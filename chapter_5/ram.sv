==> flow/design.v <==
module ram #(
    parameter int ADDR_WIDTH = 6,
    parameter int DATA_WIDTH = 32
) (
    input logic clk,
    input logic write_en,
    input logic [ADDR_WIDTH-1:0] adr,
    input logic [DATA_WIDTH-1:0] din,
    output logic [DATA_WIDTH-1:0] dout
);
  logic [DATA_WIDTH-1:0] mem[2**ADDR_WIDTH];
  always_ff @(posedge clk) begin
    if (write_en) begin
      mem[adr] <= din;
    end
  end
  assign dout = mem[adr];
endmodule
# From RTL to reports: ram
# What the tools print for ram, step after step.
# Lines are those of the file above, counted from 1.
# Cell names lack the library's common part.
# The mark - stands for no value.
[inputs] design="ram" clock_port="clk" library="sky130hd" lib_corner="tt_025C_1v80"

# Word level
# Yosys after proc, flatten, opt, wreduce and memory -nomap, before mapping. Enables and synchronous resets that opt folds into registers are not counted as muxes. Memory bits, and registers merged into a memory's read port (data or address), are not among the register bits. Print and check cells are not counted. Equal cells are merged and count once.
# Yosys's memory passes give these memory sizes; they may raise the number of words (mostly to a power of two), join words into wider ones and drop unused or constant bits.
[bits] regBits=0 ramBits=2048 n_memories=1 input_bits=40 output_inout_bits=32
[op_classes] muxes=3
[mem_list] memory="mem" size=64 word_bits=32 rd=1 wr=1 line_no=11 rtl="logic [DATA_WIDTH-1:0] mem[2**ADDR_WIDTH];"
[op_table] cell="32-bit 2-to-1 mux" n=1
[op_table] cell="6-bit 2-to-1 mux" n=1
[op_table] cell="1-bit 2-to-1 mux" n=1

# Logic depth
# Yosys ltp: most cells in a row. Word level: on the elaborated netlist, between registers, memories and ports. Mapped: between sequential cells and ports; inverters and the memories' decode and read muxes count.
[depth] ltp_word=1 abc_area=0 mapped_depth=13 depth_no_buf=6

# Synthesis result
# The flow's flattened synthesis, as Yosys stat reports it; memories are mapped. The netlist is that of the ABC_AREA named above (0 if unset); the other value can give another one.
# The area totals of this step are shown rounded.
[synth_totals] cell_count=4207 area_mm2=0.0783 sequential_area_mm2=0.0615 ff_cells=2048
[types] cell_type="edfxtp_1" n=2048 type_area_um2=6.15E+04
[types] cell_type="mux2i_1" n=259 type_area_um2=2.59E+03
[types] cell_type="mux4_2" n=96 type_area_um2=2.16E+03
[types] cell_type="mux2_2" n=147 type_area_um2=1.66E+03
[types] cell_type="a221oi_1" n=175 type_area_um2=1532.72
[types] cell_type="a22oi_1" n=188 type_area_um2=1.41E+03
[types] cell_type="clkbuf_1" n=168 type_area_um2=630.605
[types] cell_type="o22a_1" n=70 type_area_um2=613.088
[types] cell_type="a21oi_1" n=121 type_area_um2=605.581
[types] cell_type="o22ai_1" n=93 type_area_um2=581.808
[types] cell_type="a22o_1" n=66 type_area_um2=578.054
[types] cell_type="nor2_1" n=145 type_area_um2=544.272
[types] cell_type="and3_1" n=85 type_area_um2=531.76
[types] cell_type="o21ai_0" n=84 type_area_um2=420.403
[types] cell_type="buf_2" n=83 type_area_um2=415.398
[types] cell_type="nand3_1" n=54 type_area_um2=270.259
[types] cell_type="a31oi_1" n=43 type_area_um2=269.008
[types] cell_type="a222oi_1" n=16 type_area_um2=160.154
# Not listed: further types 37, cells in them 266.

# Timing after synthesis
# Path of least setup slack by OpenSTA after synthesis, without wires, with an ideal clock, recovery checks aside; 20% of the period is set as input and as output delay. Where synthesis merged equal registers, the netlist keeps one of their names.
[synth_path] path_kind="input to register" from="input port adr[2]" to="memory mem[15][0]" tclk_ps=4000 in_delay_ps=800 t_first_pin_ps=800 t_arrival_ps=3618 required_ps=3579 setup_slack_ps=-39 path_delay_ps=3239 stages=8 period_less_setup_slack_ps=4039
# "path_delay_ps" = arrival - input delay + setup time.
# "stages" counts driving pins, that of a launching flip-flop among them; a cell with two outputs on the path counts twice.
# "period_less_setup_slack_ps" = period - worst setup slack (recovery checks aside). The figure is calculated, with input and output delays left at 20% of the set period.
# Between the ends stands the longest chain of elaborated cells between them, by number of cells; it is not shown to be the way that was timed. Of several equally long chains one is given.
# A line is the first line of the expression or statement that the cell stems from. Yosys adds cells for indexed reads and writes and turns some case tables into memories.
[synth_via] path_cell_list="buf_2 > buf_2 > buf_2 > buf_2 > buf_2 > buf_2 > nand3_1 > nor2_1" elab_chain_cells=1 cone_cells=1 classes_between="1 x mux"
[synth_rtl] element="from (decl)" line_no=7 rtl="input logic [ADDR_WIDTH-1:0] adr,"
[synth_rtl] element="6-bit 2-to-1 mux" line_no=13 rtl="if (write_en) begin"
[synth_rtl] element="to (decl)" line_no=11 rtl="logic [DATA_WIDTH-1:0] mem[2**ADDR_WIDTH];"

# Worst path after layout
# Path of least setup slack in the final report of record 1 (OpenROAD, finished layout, wires in). Where an end is a register, its clock arrival counts in the times.
# The path's times are printed in steps of 10 ps; the period is the one set.
[layout_path] path_kind="register to output" from="memory mem[23][9]" to="output port dout[9]" tclk_ps=3580 out_delay_ps=720 t_first_pin_ps=840 t_arrival_ps=3290 required_ps=2860 setup_slack_ps=-430 stages=8
# Between the ends stands the longest chain of elaborated cells between them, by number of cells; it is not shown to be the way that was timed. Of several equally long chains one is given.
# The chain passes a memory read, where the word-level depth is cut; so it can be longer than that depth.
[layout_via] path_cell_list="edfxtp_1 > mux4_2 > mux2i_1 > buf_4 > nor2_2 > or4b_4 > or4_4 > buf_6" elab_chain_cells=1 cone_cells=1 classes_between="1 x memory"
[layout_rtl] element="from (decl)" line_no=11 rtl="logic [DATA_WIDTH-1:0] mem[2**ADDR_WIDTH];"
[layout_rtl] element="memory 64 x 32 bit" line_no=11
[layout_rtl] element="to (decl)" line_no=9 rtl="output logic [DATA_WIDTH-1:0] dout"

FLOW RESULTS
============

Measured results for ram: 2 stored runs of the Yosys and OpenROAD flow on sky130hd. The settings differ; the order carries no meaning. The constraints put input and output delay at 20% of the set period each and load the outputs with 0.01 pF.
"critical_path_time_ps" = time allowed to the worst setup path (clock period - input delay - output delay, where it has them) - its slack; a late launch clock adds to it, a late capture clock takes from it.
"critical_path_time_ps" is given in steps of 10 ps.
The results are shown rounded.

[flow] record 1: files
==> flow/run.sh <==
#!/bin/bash
# the make line also repeats the synthesis and layout settings of config.mk as NAME=value (left out here)
make -C /OpenROAD-flow-scripts/flow DESIGN_CONFIG=/design/flow/config.mk WORK_HOME=/design/flow/orfs CLKGATE_MAP_FILE= finish
==> flow/config.mk <==
export PLATFORM = sky130hd
export DESIGN_NAME = ram
export DESIGN_NICKNAME = ram
export VERILOG_FILES = /design/flow/design.v
export SDC_FILE = /design/flow/constraint.sdc
export NUM_CORES = 4
export LEC_CHECK = 0
export CAP_MARGIN = 20
export CORE_MARGIN = 2
export CORE_UTILIZATION = 40
export SLEW_MARGIN = 20
==> flow/constraint.sdc <==
create_clock -name core_clock -period 3.58 [get_ports {clk}]
set_input_delay 0.7160 -clock core_clock [delete_from_list [all_inputs] [get_ports {clk}]]
set_output_delay 0.7160 -clock core_clock [all_outputs]
set_load 0.01 [all_outputs]

[flow] record 1: metrics
[metrics] die_mm2 = 0.199
[metrics] critical_path_time_ps = 3290
[metrics] critical_path_type = register to output
[metrics] final_cell_area_mm2 = 0.0977
[metrics] hold_ws_ps = 283
[metrics] synthesis_area_mm2 = 0.0783
[metrics] fin_tns_ps = -8010
[metrics] final_setup_ws_ps = -431

[flow] record 2: files
==> flow/run.sh <==
#!/bin/bash
# the make line also repeats the synthesis and layout settings of config.mk as NAME=value (left out here)
make -C /OpenROAD-flow-scripts/flow DESIGN_CONFIG=/design/flow/config.mk WORK_HOME=/design/flow/orfs CLKGATE_MAP_FILE= finish
==> flow/config.mk <==
export PLATFORM = sky130hd
export DESIGN_NAME = ram
export DESIGN_NICKNAME = ram
export VERILOG_FILES = /design/flow/design.v
export SDC_FILE = /design/flow/constraint.sdc
export NUM_CORES = 4
export LEC_CHECK = 0
export ABC_AREA = 1
export CAP_MARGIN = 20
export CELL_PAD_IN_SITES_DETAIL_PLACEMENT = 2
export CELL_PAD_IN_SITES_GLOBAL_PLACEMENT = 1
export CORE_ASPECT_RATIO = 0.58
export CORE_MARGIN = 2
export CORE_UTILIZATION = 16
export CTS_CLUSTER_DIAMETER = 244
export CTS_CLUSTER_SIZE = 100
export GPL_TIMING_DRIVEN = 1
export MAX_ROUTING_LAYER = met5
export PLACE_DENSITY_LB_ADDON = 0.13
export SETUP_SLACK_MARGIN = 0.86
export SLEW_MARGIN = 20
==> flow/constraint.sdc <==
create_clock -name core_clock -period 3.49 [get_ports {clk}]
set_input_delay 0.6980 -clock core_clock [delete_from_list [all_inputs] [get_ports {clk}]]
set_output_delay 0.6980 -clock core_clock [all_outputs]
set_load 0.01 [all_outputs]

[flow] record 2: metrics
[metrics] die_mm2 = 0.543
[metrics] critical_path_time_ps = 2090
[metrics] critical_path_type = input to output
[metrics] final_cell_area_mm2 = 0.11
[metrics] hold_ws_ps = 122
[metrics] synthesis_area_mm2 = 0.0859
[metrics] fin_tns_ps = 0
[metrics] final_setup_ws_ps = 1
